==> flow/design.v <==
module sobolflex_core #(
    parameter BITWIDTH = 8
) (
    input wire iClk,  
    input wire iRstN,  
    input wire iSel,
    input wire iClr,
    input wire [BITWIDTH - 1: 0] iOneHot,  
    input wire [BITWIDTH*BITWIDTH - 1: 0] dirVec,
    output wire [BITWIDTH - 1: 0] oRand  
);
    wire [BITWIDTH * BITWIDTH - 1: 0] orVec;
    wire [BITWIDTH - 1: 0] vec;
    reg [BITWIDTH - 1: 0] oRand0;
    reg [BITWIDTH - 1: 0] oRand1;
    wire [BITWIDTH - 1: 0] oRand_vec;
    assign orVec[BITWIDTH - 1: 0] = iOneHot[0] ? dirVec[BITWIDTH - 1: 0] : 0;
    genvar i;
    generate 
        for(i = 1; i < BITWIDTH; i = i + 1) begin
            assign orVec[(i+1)*BITWIDTH-1:i*BITWIDTH] = orVec[i*BITWIDTH-1:(i-1)*BITWIDTH] | (iOneHot[i] ? dirVec[(i+1)*BITWIDTH-1 : i*BITWIDTH] : 0);
        end
    endgenerate
    assign vec = orVec[BITWIDTH*BITWIDTH - 1: (BITWIDTH-1)*BITWIDTH];
    always@(posedge iClk or negedge iRstN) begin
        if(~iRstN) begin
            oRand0 <= 0;
            oRand1 <= 0;
        end else begin
            if(iClr) begin
                oRand0 <= 0;
                oRand1 <= 0;
            end else begin    
                if(iSel) begin
                    oRand0 <= oRand0;
                    oRand1 <= oRand_vec;
                end else begin 
                    oRand0 <= oRand_vec;
                    oRand1 <= oRand1;
                end 
            end 
        end
    end
    assign oRand_vec = oRand ^ vec;
    assign oRand = (iSel) ? oRand1 : oRand0;
endmodule
* Reports on sobolflex_core
Tool output for the design above, in the order of the flow.
Lines are those of the file above, counted from 1.
Not given: --
- Design top :: sobolflex_core
- Clock :: iClk
- Standard-cell library :: sky130hd
- Library corner :: tt_025C_1v80

* After elaboration
Source: Yosys, flattened and elaborated, memories not mapped. Widths are those after wreduce. Registers that Yosys merges into a memory's read port (data or address) are not register bits. Print and check cells do not count. Equal cells are merged and count once.
- Output and inout port bits :: 8
- Elaborated cells :: 25
- Word width x clocked read ports :: 0
- Memories :: 0
- Memory bits (read-only) :: 0
- Register bits :: 16
- Bits in latches :: 0
- RAM bits :: 0
- Input bits :: 76
- Add/sub/neg operators :: 0
- Div/mod/pow operators :: 0
- Reductions and logical operators :: 1
- Muxes and demuxes :: 13
- Bitwise gates (word level) :: 8
- Equal/unequal tests :: 1
- $lt $le $gt $ge :: 0
- $mul :: 0
- Shifts and indexed selects :: 0
** Operators with widths (count)
- two-way mux 8 bit :: 13
- OR 8 bit :: 7
- bitwise XOR 8 bit :: 1
- inequality test 2 x 1 -> 1 bit (second input constant) :: 1
- nonzero test 2 bit :: 1

* Longest topological paths
Longest topological path by Yosys (ltp), each cell counted once; first at word level (registers and memories cut), then after technology mapping (sequential cells cut; the memories' decode and read muxes count).
- Depth after elaboration :: 11
- ABC_AREA :: 0
- Mapped depth :: 4
- Depth with buffers taken out :: 3

* Synthesis result
Source: synth_stat.txt of the flow (Yosys; design flattened, memories mapped). It holds for the ABC_AREA given above (unset counts as 0); a run with the other value may have another netlist.
Totals and module areas in this step are rounded.
** Cells by type
- sky130_fd_sc_hd__dfrtp_1 :: count 16, area in all 400.384 um2
- sky130_fd_sc_hd__mux2_1 :: count 16, area in all 180.173 um2
- sky130_fd_sc_hd__a22oi_1 :: count 21, area in all 157.651 um2
- sky130_fd_sc_hd__a41oi_1 :: count 16, area in all 140.134 um2
- sky130_fd_sc_hd__a22oi_2 :: count 10, area in all 125.12 um2
- sky130_fd_sc_hd__nor2b_1 :: count 16, area in all 100.096 um2
- sky130_fd_sc_hd__mux2_2 :: count 8, area in all 90.086 um2
- sky130_fd_sc_hd__nor2_1 :: count 16, area in all 60.058 um2
- sky130_fd_sc_hd__buf_6 :: count 5, area in all 56.304 um2
- sky130_fd_sc_hd__a22oi_4 :: count 1, area in all 21.27 um2
- sky130_fd_sc_hd__buf_4 :: count 2, area in all 15.014 um2
- sky130_fd_sc_hd__clkbuf_1 :: count 3, area in all 11.261 um2
- sky130_fd_sc_hd__buf_2 :: count 2, area in all 10.01 um2
- sky130_fd_sc_hd__clkbuf_2 :: count 1, area in all 5.005 um2
- sky130_fd_sc_hd__inv_1 :: count 1, area in all 3.754 um2
- Flip-flops :: 16
- Standard cells after synthesis :: 134
- Chip area (Yosys) :: 1380 um2
- Buffer cells :: 13
- Sequential part of the area :: 400 um2

* Worst setup path after synthesis
Path of least setup slack by OpenSTA after synthesis, without wires, with an ideal clock, recovery checks aside; 20% of the period is set as input and as output delay. Where synthesis merged equal registers, the netlist keeps one of their names.
- Kind :: input port to output port
- From :: input iSel
- To :: output oRand[0]
- Path buffers :: 2
- Period :: 1.28 ns
- Delay of the path :: 0.724 ns
- Path slack :: 0.044 ns
- Data required time :: 1.024 ns
- Stages :: 3
- External input delay :: 0.256 ns
- Launch time at the first pin :: 0.256 ns
- Arrival time :: 0.980 ns
- External output delay :: 0.256 ns
- Synthesis period reached :: 1.236 ns
"delay of the path" is the arrival time less input delay plus setup time.
At an output port there is no setup time.
"stages": output pins that drive a net of the path, with the launching flip-flop's if there is one; two outputs of one cell count as two.
"synthesis period reached" is the clock period less the worst setup slack; recovery checks do not enter. This is arithmetic on one report: input and output delays are still those of the set period (20% each).
The rows between start and end are the longest chain of elaborated cells between them; the timing report does not say that the signal goes this way. Where chains are equally long, one stands for them.
A line is the first line of the expression or statement that the cell stems from. Yosys adds cells for indexed reads and writes and turns some case tables into memories.
- Cells stage by stage :: sky130_fd_sc_hd__buf_2 sky130_fd_sc_hd__buf_2 sky130_fd_sc_hd__mux2_2
- Length of the longest elaborated chain :: 1
- Elaborated cells between the ends (all ways) :: 1
- RTL lines with such cells :: 1
- Those cells by class :: 1 x mux
** Ends and longest elaborated chain, after synthesis
- start, declared :: line 6 : input wire iSel,
- two-way mux 8 bit :: line 45 : assign oRand = (iSel) ? oRand1 : oRand0;
- end, declared :: line 10 : output wire [BITWIDTH - 1: 0] oRand

* Path in the finished layout
From the final timing report of record 1: the path of least setup slack in the routed layout; clock arrival at registers is part of the times.
- Kind :: flip-flop to output port
- From :: register oRand0[4]
- To :: output oRand[4]
- Path slack :: -0.43 ns
- Launch time at the first pin :: 0.25 ns
- Arrival time :: 1.06 ns
- Stages :: 3
- External output delay :: 0.16 ns
- Path buffers :: 1
- Period :: 0.778 ns
- Data required time :: 0.62 ns
The rows between start and end are the longest chain of elaborated cells between them; the timing report does not say that the signal goes this way. Where chains are equally long, one stands for them.
A register here has more assigning lines than the two given.
- Cells stage by stage :: sky130_fd_sc_hd__dfrtp_1 sky130_fd_sc_hd__mux2_4 sky130_fd_sc_hd__buf_6
- Length of the longest elaborated chain :: 1
- Elaborated cells between the ends (all ways) :: 1
- RTL lines with such cells :: 1
- Those cells by class :: 1 x mux
** Ends and longest elaborated chain, post-layout
- start, declared :: line 14 : reg [BITWIDTH - 1: 0] oRand0;
- start, assigned :: line 35 : oRand0 <= oRand0;
- start, assigned :: line 38 : oRand0 <= oRand_vec;
- two-way mux 8 bit :: line 45 : assign oRand = (iSel) ? oRand1 : oRand0;
- end, declared :: line 10 : output wire [BITWIDTH - 1: 0] oRand

==> runs of sobolflex_core <==
Measured results for sobolflex_core: 2 stored runs of the Yosys and OpenROAD flow on sky130hd. The settings differ; the order carries no meaning. The constraints put input and output delay at 20% of the set period each and load the outputs with 0.01 pF.
"achieved period" means the clock period less the worst setup slack. The figure is calculated, with input and output delays left at 20% of the set period.
Results are given in rounded form.

* Record 1
** Files
==> flow/run.sh <==
#!/bin/bash
# the make line also repeats the synthesis and layout settings of config.mk as NAME=value (left out here)
make -C /OpenROAD-flow-scripts/flow DESIGN_CONFIG=/design/flow/config.mk WORK_HOME=/design/flow/orfs CLKGATE_MAP_FILE= finish
==> flow/config.mk <==
export PLATFORM = sky130hd
export DESIGN_NAME = sobolflex_core
export DESIGN_NICKNAME = sobolflex_core
export VERILOG_FILES = /design/flow/design.v
export SDC_FILE = /design/flow/constraint.sdc
export NUM_CORES = 4
export LEC_CHECK = 0
export CAP_MARGIN = 20
export CELL_PAD_IN_SITES_GLOBAL_PLACEMENT = 2
export CORE_MARGIN = 2
export CORE_UTILIZATION = 35
export CTS_CLUSTER_DIAMETER = 362
export CTS_CLUSTER_SIZE = 51
export PLACE_DENSITY = 0.6
export SLEW_MARGIN = 25
export TNS_END_PERCENT = 15
==> flow/constraint.sdc <==
create_clock -name core_clock -period 0.778 [get_ports {iClk}]
set_input_delay 0.1556 -clock core_clock [delete_from_list [all_inputs] [get_ports {iClk}]]
set_output_delay 0.1556 -clock core_clock [all_outputs]
set_load 0.01 [all_outputs]
** Results
- Standard-cell area after routing :: 2770 um2
- Netlist area reported by Yosys :: 1380 um2
- Setup slack of the worst path :: -0.433 ns
- Setup TNS :: -8.59 ns
- Achieved period :: 1.211 ns
- Die area :: 4450 um2

* Record 2
** Files
==> flow/run.sh <==
#!/bin/bash
# the make line also repeats the synthesis and layout settings of config.mk as NAME=value (left out here)
make -C /OpenROAD-flow-scripts/flow DESIGN_CONFIG=/design/flow/config.mk WORK_HOME=/design/flow/orfs CLKGATE_MAP_FILE= finish
==> flow/config.mk <==
export PLATFORM = sky130hd
export DESIGN_NAME = sobolflex_core
export DESIGN_NICKNAME = sobolflex_core
export VERILOG_FILES = /design/flow/design.v
export SDC_FILE = /design/flow/constraint.sdc
export NUM_CORES = 4
export LEC_CHECK = 0
export CAP_MARGIN = 40
export CELL_PAD_IN_SITES_GLOBAL_PLACEMENT = 2
export CORE_MARGIN = 2
export CORE_UTILIZATION = 43
export CTS_CLUSTER_DIAMETER = 343
export CTS_CLUSTER_SIZE = 97
export MAX_ROUTING_LAYER = met4
export MIN_ROUTING_LAYER = met2
export PLACE_DENSITY_LB_ADDON = 0.22
export SETUP_SLACK_MARGIN = 0.3
export SLEW_MARGIN = 15
export TNS_END_PERCENT = 70
==> flow/constraint.sdc <==
create_clock -name core_clock -period 1.61 [get_ports {iClk}]
set_input_delay 0.3220 -clock core_clock [delete_from_list [all_inputs] [get_ports {iClk}]]
set_output_delay 0.3220 -clock core_clock [all_outputs]
set_load 0.01 [all_outputs]
** Results
Incomplete, placement halted on FLW-0024.
