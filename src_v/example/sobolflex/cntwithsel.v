==> flow/design.v <==
module cntwithsel #(
    parameter BITWIDTH = 4  
) (
    input wire iClk,  
    input wire iRstN,  
    input wire iSel, 
    input wire iClr, 
    output wire [BITWIDTH - 1:0] oCnt
);
    reg [BITWIDTH - 1:0] oCnt0;
    reg [BITWIDTH - 1:0] oCnt1;
    wire [BITWIDTH - 1:0] oCnt_plus_1;
    always@(posedge iClk or negedge iRstN) begin
        if(~iRstN) begin
            oCnt0 <= 0;
            oCnt1 <= 0;
        end else begin
            if(iClr) begin
                oCnt0 <= 0;
                oCnt1 <= 0;
            end else begin   
                if(iSel) begin
                    oCnt0 <= oCnt0;
                    oCnt1 <= oCnt_plus_1;
                end else begin
                    oCnt0 <= oCnt_plus_1;
                    oCnt1 <= oCnt1;
                end     
            end
        end
    end
    assign oCnt_plus_1 = oCnt + 1;
    assign oCnt = ((iSel) ? oCnt1 : oCnt0);
endmodule
Reports on cntwithsel:

The steps from the RTL of cntwithsel to its reports follow in flow order.
Line numbers count from 1 in the design file above.
Cell names lack the library's common part.
The mark - stands for no value.

* top module: cntwithsel
* clock: iClk
* cell library: sky130hd
* library corner: tt_025C_1v80

Elaborated design:

Counts by Yosys on the flattened word-level netlist (proc, flatten, opt, wreduce; memories kept). Register bits leave out memories and registers merged into their read ports (data or address). Print and check cells are left out. Cells with the same type and inputs are merged into one.

* flip-flop bits (word level): 8
* input bits: 4
* output and inout port bits: 4

* $add $sub $neg: 1
* equal/unequal tests: 1
* mux-type cells: 5
* reduce/logical cells: 1

Operators by type and width (number)
* 4-bit two-way mux: 5
* 4-bit by 1-bit adder with 4-bit output with constant B: 1
* 2-bit by 1-bit != test with 1-bit output with constant B: 1
* 2-bit nonzero test: 1

Longest topological paths:

Yosys ltp: most cells in a row. Word level: on the elaborated netlist, between registers, memories and ports. Mapped: between sequential cells and ports; inverters and the memories' decode and read muxes count.

* depth after elaboration: 4
* ABC_AREA: 0
* gate-level depth with buffers: 6
* gate-level depth less buffers: 5

Synthesis result:

Yosys stat after the flow's synthesis: flattened, memories mapped to cells. It holds for the ABC_AREA given above (unset counts as 0); a run with the other value may have another netlist.
The area totals of this step are shown rounded.

* mapped cells: 35
* cell area after synthesis: 420 um2
* sequential part of the area: 200 um2
* mapped flip-flops: 8
* buffers: 2

Cells by type (number)
* dfrtp_1: 8
* mux2_2: 4
* xor2_1: 4
* nor2_1: 8
* nand4_4: 1
* mux2i_1: 2
* xnor2_1: 2
* ha_1: 1
* buf_6: 1
* and2b_2: 1
* nand4b_1: 1
* buf_1: 1
* nand2_1: 1

Path before layout:

Path of least setup slack by OpenSTA after synthesis, without wires, with an ideal clock, recovery checks aside; 20% of the period is set as input and as output delay. Where synthesis merged equal registers, the netlist keeps one of their names.

* path type: input to register
* start point: in iSel
* end point: reg oCnt0[2]
* period: 2.43 ns
* external input delay: 0.486 ns
* library setup time: 0.128 ns
* arrival time: 1.555 ns
* path slack: 0.747 ns
* path delay: 1.197 ns
* stages: 6
* path buffers: 1
* synthesis period reached: 1.683 ns

"path delay" = arrival - input delay + setup time.
"stages": output pins that drive a net of the path, with the launching flip-flop's if there is one; two outputs of one cell count as two.
"synthesis period reached" = period - worst setup slack (recovery checks aside). The figure is calculated, with input and output delays left at 20% of the set period.
Between the ends stands the longest chain of elaborated cells between them, by number of cells; it is not shown to be the way that was timed. Of several equally long chains one is given.
Each line given opens the expression or statement behind the cell; cells for indexed reads and writes are added by Yosys, which also makes memories of some case tables.
A register here has more assigning lines than the two given.

* path through: buf_6 > mux2_2 > ha_1 > and2b_2 > xnor2_1 > nor2_1
* length of the longest elaborated chain: 4
* elaborated cells between the ends (all ways): 5
* RTL lines with such cells: 4
* classes of those cells: 1 x add/sub; 1 x eq/ne; 3 x mux

Ends and longest elaborated chain, after synthesis
* from (decl): RTL line 6 `input wire iSel,`
* 4-bit two-way mux: RTL line 33 `assign oCnt = ((iSel) ? oCnt1 : oCnt0);`
* 4-bit by 1-bit adder with 4-bit output: RTL line 32 `assign oCnt_plus_1 = oCnt + 1;`
* 4-bit two-way mux: RTL line 22 `if(iSel) begin`
* 4-bit two-way mux: RTL line 18 `if(iClr) begin`
* to (assign): RTL line 23 `oCnt0 <= oCnt0;`
* to (assign): RTL line 26 `oCnt0 <= oCnt_plus_1;`
* to (decl): RTL line 10 `reg [BITWIDTH - 1:0] oCnt0;`

Worst path after layout:

From the final timing report of run B: the path of least setup slack in the routed layout; clock arrival at registers is part of the times.

* path type: input to output
* start point: in iSel
* end point: out oCnt[0]
* period: 1.98 ns
* external input delay: 0.40 ns
* output delay: 0.40 ns
* arrival time: 1.47 ns
* path slack: 0.11 ns
* stages: 4
* path buffers: 3

Between the ends stands the longest chain of elaborated cells between them, by number of cells; it is not shown to be the way that was timed. Of several equally long chains one is given.

* path through: clkdlybuf4s50_1 > buf_6 > mux2_2 > clkbuf_2
* length of the longest elaborated chain: 1
* elaborated cells between the ends (all ways): 1
* RTL lines with such cells: 1
* classes of those cells: 1 x mux

Ends and longest elaborated chain, after layout
* from (decl): RTL line 6 `input wire iSel,`
* 4-bit two-way mux: RTL line 33 `assign oCnt = ((iSel) ? oCnt1 : oCnt0);`
* to (decl): RTL line 8 `output wire [BITWIDTH - 1:0] oCnt`

Design cntwithsel on sky130hd. What follows are 2 stored runs of the flow, each under its own settings; their order means nothing. The constraints put input and output delay at 20% of the set period each and load the outputs with 0.01 pF.
"clock period reached" means the clock period less the worst setup slack. The figure is calculated, with input and output delays left at 20% of the set period.
"critical path time": the worst setup path's part of the clock period (all of it between registers, 20% less for each end at a port) less its slack. A launch clock that arrives late makes it longer, a capture clock that arrives late makes it shorter.
The measured numbers are rounded.

### Run A

Settings: `period_ns=2.65`, `CORE_UTILIZATION=51`, `PLACE_DENSITY_LB_ADDON=0.12`, `HOLD_SLACK_MARGIN=0.11`, `CORE_MARGIN=5`, `CELL_PAD_IN_SITES_GLOBAL_PLACEMENT=2`, `CELL_PAD_IN_SITES_DETAIL_PLACEMENT=2`, `GPL_TIMING_DRIVEN=1`, `GPL_ROUTABILITY_DRIVEN=1`, `CTS_CLUSTER_SIZE=82`, `CAP_MARGIN=20`, `SLEW_MARGIN=20`

No final report: floorplanning broke off with PDN-0185.

### Run B

Settings: `period_ns=1.98`, `CAP_MARGIN=20`, `CORE_MARGIN=2`, `CORE_UTILIZATION=40`, `SLEW_MARGIN=20`

- Die size: 1300 um2
- Clock period reached: 1.868 ns
- Final design utilization: 54%
- Setup slack of the critical path: 0.11 ns
- Synthesized cell area: 420 um2
- Post-route setup TNS: 0.000 ns
- Critical path time: 1.08 ns
- Critical path type: input to output
