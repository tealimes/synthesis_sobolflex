==> flow/design.v <==
module sobolrng_core #(
    parameter BITWIDTH = 8
) (
    input wire iClk,  
    input wire iRstN,  
    input wire iEn,
    input wire iClr,
    input wire [BITWIDTH - 1: 0] iOneHot,  
    input wire [BITWIDTH*BITWIDTH - 1: 0] dirVec,
    output reg [BITWIDTH - 1: 0] oRand  
);
    wire [BITWIDTH * BITWIDTH - 1: 0] orVec;
    wire [BITWIDTH - 1: 0] vec;
    assign orVec[BITWIDTH - 1: 0] = iOneHot[0] ? dirVec[BITWIDTH - 1: 0] : 0;
    genvar i;
    generate 
        for(i = 1; i < BITWIDTH; i = i + 1) begin
            assign orVec[(i+1)*BITWIDTH-1:i*BITWIDTH] = orVec[i*BITWIDTH-1:(i-1)*BITWIDTH] | (iOneHot[i] ? dirVec[(i+1)*BITWIDTH-1 : i*BITWIDTH] : 0);
        end
    endgenerate
    assign vec = orVec[BITWIDTH*BITWIDTH - 1: (BITWIDTH-1)*BITWIDTH];
    always@(posedge iClk or negedge iRstN) begin
        if(~iRstN) begin
            oRand <= 0;
        end else begin
            if(iClr) begin
                oRand <= 0;
            end else begin
                if(iEn) begin
                    oRand <= oRand ^ vec;
                end else begin 
                    oRand <= oRand;
                end 
            end 
        end
    end
endmodule
module lsz # (
    parameter BITWIDTH = 4,
    parameter LOGBITWIDTH = $clog2(BITWIDTH)  
) (
    input wire [BITWIDTH - 1: 0] iGrey,  
    output wire [BITWIDTH - 1: 0] oOneHot,  
    output reg [LOGBITWIDTH - 1: 0] lszIdx  
);
    wire [BITWIDTH - 1: 0] tc;  
    genvar i;
    assign tc[0] = ~iGrey[0]; 
    generate 
        for (i = 1; i < BITWIDTH; i = i + 1) begin
            assign tc[i] = tc[i - 1] | ~iGrey[i];
        end
    endgenerate
    genvar j;
    assign oOneHot[0] = tc[0];
    generate 
        for(j = 1; j < BITWIDTH; j = j + 1) begin
            assign oOneHot[j] = tc[j - 1] ^ tc[j];
        end
    endgenerate
    always@(*) begin
        case(oOneHot)
            'd1 : lszIdx = 'd0;
            'd2 : lszIdx = 'd1;
            'd4 : lszIdx = 'd2;
            'd8 : lszIdx = 'd3;
            'd16 : lszIdx = 'd4;
            'd32 : lszIdx = 'd5;
            'd64 : lszIdx = 'd6;
            'd128 : lszIdx = 'd7;
            'd256 : lszIdx = 'd8;
            'd512 : lszIdx = 'd9;
            default : lszIdx = 'd0;
        endcase
    end
endmodule
module cntwithen #(
    parameter BITWIDTH = 4  
) (
    input wire iClk,  
    input wire iRstN,  
    input wire iEn, 
    input wire iClr, 
    output reg [BITWIDTH - 1:0] oCnt
);
    always@(posedge iClk or negedge iRstN) begin
        if(~iRstN) begin
            oCnt <= 0;
        end else begin
            if(iClr) begin
                oCnt <= 0;
            end else begin
                oCnt <= oCnt + iEn;
            end
        end
    end
endmodule
module sobolrng #(
    parameter BITWIDTH = 8
) (
    input wire iClk,  
    input wire iRstN,  
    input wire iEn, 
    input wire iClr, 
    output wire [BITWIDTH - 1: 0] sobolseq
);
    wire [BITWIDTH - 1: 0] cntNum;
    wire [BITWIDTH - 1: 0] oneHot;
    wire [BITWIDTH*BITWIDTH - 1: 0] dirVec;
    cntwithen #(
        .BITWIDTH(BITWIDTH)
    ) u_cntwithen (
        .iClk(iClk),
        .iRstN(iRstN),
        .iEn(iEn),
        .iClr(iClr),
        .oCnt(cntNum)
    );
    lsz #(
        .BITWIDTH(BITWIDTH)
    ) u_lsz (
        .iGrey(cntNum),
        .oOneHot(oneHot),
        .lszIdx()
    );
        assign dirVec[1*BITWIDTH-1 : 0*BITWIDTH] = 'd128;
        assign dirVec[2*BITWIDTH-1 : 1*BITWIDTH] = 'd64;
        assign dirVec[3*BITWIDTH-1 : 2*BITWIDTH] = 'd32;
        assign dirVec[4*BITWIDTH-1 : 3*BITWIDTH] = 'd16;
        assign dirVec[5*BITWIDTH-1 : 4*BITWIDTH] = 'd8;
        assign dirVec[6*BITWIDTH-1 : 5*BITWIDTH] = 'd4;
        assign dirVec[7*BITWIDTH-1 : 6*BITWIDTH] = 'd2;
        assign dirVec[8*BITWIDTH-1 : 7*BITWIDTH] = 'd1;
    sobolrng_core #(
        .BITWIDTH(BITWIDTH)
    ) u_sobolrng_core (
        .iClk(iClk),
        .iRstN(iRstN),
        .iEn(iEn),
        .iClr(iClr),
        .iOneHot(oneHot),
        .dirVec(dirVec),
        .oRand(sobolseq)
    );
endmodule
Reports on sobolrng
The steps from the RTL of sobolrng to its reports follow in flow order.
Line numbers count from 1 in the design file above.
Operators carry their Yosys type and port widths (W data, S select, Z words).
Cell names lack the library's common part.
{ "setup": {"top_module": "sobolrng", "clk_port": "iClk", "lib": "sky130hd", "pvt_corner": "tt_025C_1v80"} }

Elaborated design
Yosys after proc, flatten, opt, wreduce and memory -nomap, before mapping. Memory bits, and registers merged into a memory's read port (data or address), are not among the register bits. Print and check cells are not counted. Equal cells are merged and count once.
{ "classes": {"addsub": 1, "muxes": 11, "bitwise": 30, "reduce_logical": 1} }
{ "ops": {"columns": ["cell", "count"], "rows": [
  ["$or A8 B8 Y8", 7],
  ["$mux W8", 4],
  ["$not A1 Y1", 8],
  ["$add A8 B1 Y8", 1],
  ["$xor A8 B8 Y8", 1],
  ["$or A1 B1 Y1", 7],
  ["$xor A1 B1 Y1", 7],
  ["$mux W7", 1],
  ["$mux W6", 1],
  ["$mux W5", 1],
  ["$mux W4", 1],
  ["$mux W3", 1],
  ["$reduce_bool A2 Y1", 1],
  ["$mux W2", 1],
  ["$mux W1", 1]
]} }
{ "word_totals": {"regBits": 16} }

Depth
Yosys ltp: most cells in a row. Word level: on the elaborated netlist, between registers, memories and ports. Mapped: between sequential cells and ports; inverters and the memories' decode and read muxes count.
{ "logic_depth": {"ltp_word": 14, "ABC_AREA": 1, "depth_mapped": 6, "mapped_depth_nobuf": 6} }

Netlist
The flow's flattened synthesis, as Yosys stat reports it; memories are mapped. The netlist is that of the ABC_AREA named above (0 if unset); the other value can give another one.
The area totals of this step are shown rounded.
{ "mapped": {"mapped_cells": 95, "area_um2": 782.0, "ff_cells": 16} }
{ "types": {"columns": ["cell", "count", "area_total_um2"], "rows": [
  ["dfrtp_1", 16, 400.384],
  ["nor2_1", 21, 78.826],
  ["nand2_1", 13, 48.797],
  ["a21oi_1", 9, 45.043],
  ["nand3_1", 8, 40.038],
  ["inv_1", 10, 37.536],
  ["ha_1", 2, 25.024],
  ["nor3_1", 4, 20.019],
  ["o21ai_0", 4, 20.019],
  ["clkbuf_8", 1, 13.763],
  ["nand2_2", 2, 12.512],
  ["nor2_4", 1, 11.261],
  ["nor3b_1", 1, 7.507],
  ["o211ai_1", 1, 7.507],
  ["o21bai_1", 1, 7.507],
  ["a31oi_1", 1, 6.256]
]} }

Path before layout
Path of least setup slack by OpenSTA after synthesis, without wires, with an ideal clock, recovery checks aside; 20% of the period is set as input and as output delay. Where synthesis merged equal registers, the netlist keeps one of their names.
{ "synth_path": {"path_type": "register to register", "start": "register u_cntwithen.oCnt[0]", "end": "register u_cntwithen.oCnt[6]", "tclk_ps": 1920, "setup_ps": 122, "launch_ps": 0, "t_arrival_ps": 1136, "required_time_ps": 1798, "slack_ps": 662, "delay_ps": 1258, "path_stages": 7, "synth_period_reached_ps": 1258} }
"delay_ps" is the arrival time less input delay plus setup time.
"path_stages" counts driving pins, that of a launching flip-flop among them; a cell with two outputs on the path counts twice.
"synth_period_reached_ps" = period - worst setup slack (recovery checks aside). The figure is calculated, with input and output delays left at 20% of the set period.
Between the ends stands the longest chain of elaborated cells between them, by number of cells; it is not shown to be the way that was timed. Of several equally long chains one is given.
A line is the first line of the expression or statement that the cell stems from. Yosys adds cells for indexed reads and writes and turns some case tables into memories.
At most two assigning lines are given for a register; there are more.
{ "synth_via": {"cell_sequence": "dfrtp_1 ha_1 ha_1 nand2_1 nor2_1 o21ai_0 nor2_1", "elab_chain_len": 2, "cells_between": 2, "cone_lines": 2, "classes_between": "add/sub: 1; mux: 1"} }
{ "synth_lines": {"columns": ["item", "line_no", "text"], "rows": [
  ["from (decl)", 84, "output reg [BITWIDTH - 1:0] oCnt"],
  ["from (assign)", 88, "oCnt <= 0;"],
  ["from (assign)", 93, "oCnt <= oCnt + iEn;"],
  ["$add A8 B1 Y8", 93, null],
  ["$mux W8", 90, "if(iClr) begin"],
  ["to (assign)", 91, "oCnt <= 0;"],
  ["to (assign)", 93, null],
  ["to (decl)", 84, null]
]} }

Timing after layout
From the final timing report of job 1: the path of least setup slack in the routed layout; clock arrival at registers is part of the times.
The path's times are printed in steps of 10 ps; the period is the one set.
{ "layout_path": {"path_type": "register to register", "start": "register u_cntwithen.oCnt[0]", "end": "register u_cntwithen.oCnt[6]", "tclk_ps": 993, "setup_ps": 110, "launch_ps": 250, "t_arrival_ps": 1320, "required_time_ps": 1140, "slack_ps": -180, "path_stages": 7} }
Between the ends stands the longest chain of elaborated cells between them, by number of cells; it is not shown to be the way that was timed. Of several equally long chains one is given.
At most two assigning lines are given for a register; there are more.
{ "layout_via": {"cell_sequence": "dfrtp_1 ha_4 ha_4 nand2_4 nor2_1 o21ai_1 nor2_1", "elab_chain_len": 2, "cells_between": 2, "cone_lines": 2, "classes_between": "add/sub: 1; mux: 1"} }
{ "layout_lines": {"columns": ["item", "line_no", "text"], "rows": [
  ["from (decl)", 84, "output reg [BITWIDTH - 1:0] oCnt"],
  ["from (assign)", 88, "oCnt <= 0;"],
  ["from (assign)", 93, "oCnt <= oCnt + iEn;"],
  ["$add A8 B1 Y8", 93, null],
  ["$mux W8", 90, "if(iClr) begin"],
  ["to (assign)", 91, "oCnt <= 0;"],
  ["to (assign)", 93, null],
  ["to (decl)", 84, null]
]} }

Data sheet: physical implementation of sobolrng

sobolrng through Yosys and OpenROAD on sky130hd: 2 stored runs, unordered, with their settings and measured results. The constraints put input and output delay at 20% of the set period each and load the outputs with 0.01 pF.
"achieved_clock_period_ps": clock period set for the run, less the worst setup slack. It is reckoned from that one timing run; input and output delays stay at 20% of the period that was set.
"timing.worst_path_ps" is the time allowed to the run's worst setup path (the clock period less input and output delay, where it has them) less its slack. Clock arrival times count: a late capture clock shortens it, a late launch clock lengthens it.
"power.total_mw" is the tool's figure for a default switching activity; nothing was simulated.
"timing.worst_path_ps" is known to 10 ps.
Results are given in rounded form.
[
  {
    "run": "job 1",
    "settings": { "period_ns": 0.993, "CORE_UTILIZATION": 21, "PLACE_DENSITY_LB_ADDON": 0.21, "CORE_MARGIN": 4, "ABC_AREA": 1, "CTS_CLUSTER_SIZE": 22, "CAP_MARGIN": 35, "MIN_ROUTING_LAYER": "met2", "SLEW_MARGIN": 20 },
    "results": { "achieved_clock_period_ps": 1175, "final_die_area_um2": 4764, "worst_setup_slack_ps": -182, "yosys.chip_area_um2": 782.0, "power.total_mw": 1.521, "fin_tns_ps": -1667, "cell_area_final_um2": 1341, "timing.worst_path_ps": 1180, "path_kind": "register to register" }
  },
  {
    "run": "job 2",
    "settings": { "period_ns": 1.76, "CORE_UTILIZATION": 15, "SETUP_SLACK_MARGIN": 0.44, "CELL_PAD_IN_SITES_DETAIL_PLACEMENT": 1, "SLEW_MARGIN": 35, "CAP_MARGIN": 20, "CORE_MARGIN": 2 },
    "results": { "timing.worst_path_ps": 1320, "path_kind": "register to register", "achieved_clock_period_ps": 1317, "final_die_area_um2": 5596, "cell_area_final_um2": 1237, "yosys.chip_area_um2": 752.0, "fin_tns_ps": 0, "power.total_mw": 0.8184, "worst_setup_slack_ps": 443 }
  }
]
